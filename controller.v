==> flow/design.v <==
`timescale 1ns/1ns
module controller(clk,reset,restart,start,make_my_own,play_saved,score_drawn,insert,delete,end_insert,is_full,insert_delay_done,play,play_done,play_again,
						menu_enable,list_enable,note_enable,song_list_enable,draw_score,deleteEnable,InsertEnable,playEnable,end_vga_display);
	input clk,reset,restart,start,make_my_own,play_saved,score_drawn,insert,delete;
	input end_insert,is_full,insert_delay_done,play,play_done,play_again;
	output reg menu_enable,list_enable,note_enable,song_list_enable,draw_score,deleteEnable,InsertEnable,playEnable,end_vga_display; 
	reg [3:0]current_state,next_state = 0;
		localparam  MENU 					= 4'b0000,
						START					= 4'b0001,
						SELECT_MODE			= 4'b0010,	
						SELECT_SONG			= 4'b0011,
						DRAW_BLANK_SCORE  = 4'b0100,
						INSERT_OR_DELETE	= 4'b0101,
						DELETE				= 4'b0110,
						INSERT_NEXT			= 4'b0111,
						MAKE_SONG			= 4'b1000,
						PLAY_ALL_NOTE		= 4'b1001,
						PLAY_WAIT			= 4'b1010;
	always@(*)
	begin: state_table
		case(current_state)
			MENU 			     : next_state = start ? START : MENU;
			START				  : next_state = SELECT_MODE;
			SELECT_MODE	  	  : begin 
										if(make_my_own)
											next_state = DRAW_BLANK_SCORE;
										else if(play_saved)	
											next_state = SELECT_SONG;
										else next_state = SELECT_MODE;
									end	
			SELECT_SONG		  : next_state = play ? PLAY_ALL_NOTE : SELECT_SONG;
			DRAW_BLANK_SCORE : next_state = score_drawn? INSERT_OR_DELETE : DRAW_BLANK_SCORE;
			INSERT_OR_DELETE : begin
										if(delete)
											next_state = DELETE;
										else if(end_insert || is_full)
											next_state = MAKE_SONG;										
										else if(insert)
											next_state = INSERT_NEXT;
										else next_state = INSERT_OR_DELETE;
									end
			DELETE           : next_state = delete ? DELETE : INSERT_OR_DELETE;
			INSERT_NEXT      : begin
										if(insert_delay_done)
											next_state = INSERT_OR_DELETE;
										else 
											next_state = INSERT_NEXT;
								   end
			MAKE_SONG		  : next_state = play ? PLAY_ALL_NOTE : MAKE_SONG;
			PLAY_ALL_NOTE	  : next_state = play_done ? PLAY_WAIT : PLAY_ALL_NOTE;
			PLAY_WAIT		  : begin
										if(play_again)
											next_state = PLAY_ALL_NOTE;
										else if(restart)
											next_state = START;
										else
											next_state = PLAY_WAIT;				
										end
			default: next_state = MENU;
		endcase
	end
	always@(posedge clk)
	begin:state_FFs
		if(reset)
			current_state <= MENU;
		else if(restart)
			current_state <= START;
		else
			current_state <= next_state;
	end
	always@(posedge clk)
	begin: enable_signals
	menu_enable = 0;  list_enable = 0; note_enable = 0; 
	song_list_enable = 0; draw_score = 0; deleteEnable = 0; InsertEnable = 0; playEnable = 0;
	end_vga_display = 0;
		case(current_state)
			MENU: begin
					menu_enable <=1;
					end
			START: begin
					list_enable <= 1;
					end
			SELECT_MODE: 
					begin 
					end
			SELECT_SONG: 
					begin
					song_list_enable <= 1;
					end
			DRAW_BLANK_SCORE:
					begin
						draw_score <= 1; 		
					end
			INSERT_OR_DELETE: 
					begin
					end
			DELETE: 
					begin
						deleteEnable <= 1;
					end
			INSERT_NEXT: 
					begin
						InsertEnable <= 1;  
						note_enable <= 1;
					end
			MAKE_SONG: 
					begin
					end
			PLAY_ALL_NOTE:
					begin 
						playEnable <= 1;
					end
			PLAY_WAIT: 
					begin
						end_vga_display <= 1;
					end
		endcase
	end
endmodule
## Tool chain data of controller

What the tools print for controller, step after step.
Lines are those of the file above, counted from 1.
Cell names lack the library's common part.
Not given: --

| set-up | value |
|---|---|
| top module | controller |
| clock input | clk |
| standard-cell library | sky130hd |
| timing corner | tt_025C_1v80 |

## After elaboration

Yosys after proc, flatten, opt, wreduce and memory -nomap, before mapping. Enables and synchronous resets that opt folds into registers are not counted as muxes. Memory bits, and registers merged into a memory's read port (data or address), are not among the register bits. Print and check cells are not counted. Equal cells are merged and count once.

| operators by class | value |
|---|---|
| multiplexer cells | 23 |
| reductions and logical operators | 3 |
| equal/unequal tests | 10 |

Operators by type and width:

| cell | count |
|---|---|
| 4-bit parallel mux with 11-bit select | 1 |
| 4-bit by 3-bit == test with 1-bit output (second input constant) | 4 |
| 1-bit two-way mux | 13 |
| 4-bit == test (second input constant) | 3 |
| 4-bit two-way mux | 3 |
| 2-bit two-way mux | 5 |
| 4-bit by 2-bit == test with 1-bit output (second input constant) | 2 |
| 4-bit by 1-bit == test with 1-bit output (second input constant) | 1 |
| 4-bit zero test | 1 |
| 3-bit two-way mux | 1 |
| 2-bit OR reduction | 1 |
| 1-bit logical OR | 1 |

| bit counts | value |
|---|---|
| flip-flop bits (word level) | 12 |
| bits of input ports | 15 |
| output and inout bits | 9 |
| elaborated cells | 46 |

## Logic depth

Yosys ltp: most cells in a row. Word level: on the elaborated netlist, between registers, memories and ports. Mapped: between sequential cells and ports; inverters and the memories' decode and read muxes count.

| logic depth | value |
|---|---|
| word-level depth | 5 |
| ABC_AREA | 0 |
| gate-level depth with buffers | 3 |
| gate-level depth less buffers | 3 |

## Synthesis result

Source: synth_stat.txt of the flow (Yosys; design flattened, memories mapped). It holds for the ABC_AREA given above (unset counts as 0); a run with the other value may have another netlist.

| synthesis totals | value |
|---|---|
| synthesis area | 608.1 um^2 |
| sequential area | 380.4 um^2 |
| flip-flops | 19 |
| mapped cells | 55 |
| buffer cells | 2 |

Cells by type:

| type | count | area in all (um^2) |
|---|---|---|
| dfxtp_1 | 19 | 380.365 |
| a21oi_2 | 5 | 43.792 |
| nand2b_1 | 5 | 31.28 |
| nor2_1 | 5 | 18.768 |
| a21oi_1 | 3 | 15.014 |
| nor3b_1 | 2 | 15.014 |
| nor4b_2 | 1 | 15.014 |
| a222oi_1 | 1 | 10.01 |
| o21ai_0 | 2 | 10.01 |
| a22oi_1 | 1 | 7.507 |
| buf_4 | 1 | 7.507 |
| nand2_1 | 2 | 7.507 |
| nand3b_1 | 1 | 7.507 |
| o211ai_1 | 1 | 7.507 |
| nor2b_1 | 1 | 6.256 |
| or2_1 | 1 | 6.256 |
| or2_2 | 1 | 6.256 |
| buf_2 | 1 | 5.005 |

Other cell types: 2; their cells: 2.

## Path before layout

OpenSTA on the mapped netlist: ideal clock, no wires. The path of least setup slack (recovery checks aside). Input and output delay are each 20% of the period. Register names are those of the netlist, which keeps one name where synthesis merged equal registers.

| timing post-synthesis | value |
|---|---|
| kind | register to register |
| start | register current_state |
| end | register current_state |
| arrival time | 662 ps |
| buffers on the path | 0 |
| data required time | 692 ps |
| time at the first pin | 0 ps |
| period | 822 ps |
| delay of the path | 792 ps |
| setup time | 130 ps |
| setup slack | 31 ps |
| stages | 3 |
| synthesis period reached | 791 ps |

"delay of the path" is the arrival time less input delay plus setup time.
"stages" counts driving pins, that of a launching flip-flop among them; a cell with two outputs on the path counts twice.
"synthesis period reached" = period - worst setup slack (recovery checks aside). The figure is calculated, with input and output delays left at 20% of the set period.
An end named without its bit number is one bit of that signal or, where synthesis recoded a state register, one of its new flip-flops.
Between the ends stands the longest chain of elaborated cells between them, by number of cells; it is not shown to be the way that was timed. Of several equally long chains one is given.
A line is the first line of the expression or statement that the cell stems from. Yosys adds cells for indexed reads and writes and turns some case tables into memories.
At most two assigning lines are given for a register; there are more.

| on the way, post-synthesis | value |
|---|---|
| cell sequence | dfxtp_1 -> a222oi_1 -> a21oi_1 |
| cells in the longest elaborated chain | 3 |
| elaborated cells between the ends (all ways) | 13 |
| those cells by class | eq/ne: 10; mux: 2; reduce/logical: 1 |

RTL lines, path post-synthesis:

| what | RTL line | RTL |
|---|---|---|
| start: declaration | 7 | `reg [3:0]current_state,next_state = 0;` |
| start: assignment | 65 | `current_state <= MENU;` |
| start: assignment | 69 | `current_state <= next_state;` |
| 4-bit == test | 21 | `case(current_state)` |
| 4-bit parallel mux with 11-bit select | 21 |  |
| 1-bit two-way mux | 66 | `else if(restart)` |
| end: assignment | 65 |  |
| end: assignment | 69 |  |
| end: declaration | 7 |  |

## Implementation results

Design controller on sky130hd. What follows are 2 stored runs of the flow, each under its own settings; their order means nothing. The constraints put input and output delay at 20% of the set period each and load the outputs with 0.01 pF.
Among the settings, . means not set for that run.

| stored run | period_ns | CORE_UTILIZATION | PLACE_DENSITY_LB_ADDON | HOLD_SLACK_MARGIN | CORE_ASPECT_RATIO | CORE_MARGIN | CTS_CLUSTER_DIAMETER | CAP_MARGIN | SLEW_MARGIN | SETUP_SLACK_MARGIN | CELL_PAD_IN_SITES_GLOBAL_PLACEMENT | CELL_PAD_IN_SITES_DETAIL_PLACEMENT | GPL_ROUTABILITY_DRIVEN |
|---|---|---|---|---|---|---|---|---|---|---|---|---|---|
| job 1 | 1.4 | 50 | 0.02 | 0.24 | 0.65 | 3 | 53 | 20 | 20 | . | . | . | . |
| job 2 | 1.21 | 49 | 0.27 | . | . | 2 | . | 20 | 20 | 0.33 | 1 | 0 | 0 |

Job 1: unfinished; error PDN-0185 in floorplanning
Job 2: unfinished; error FLW-0024 in placement
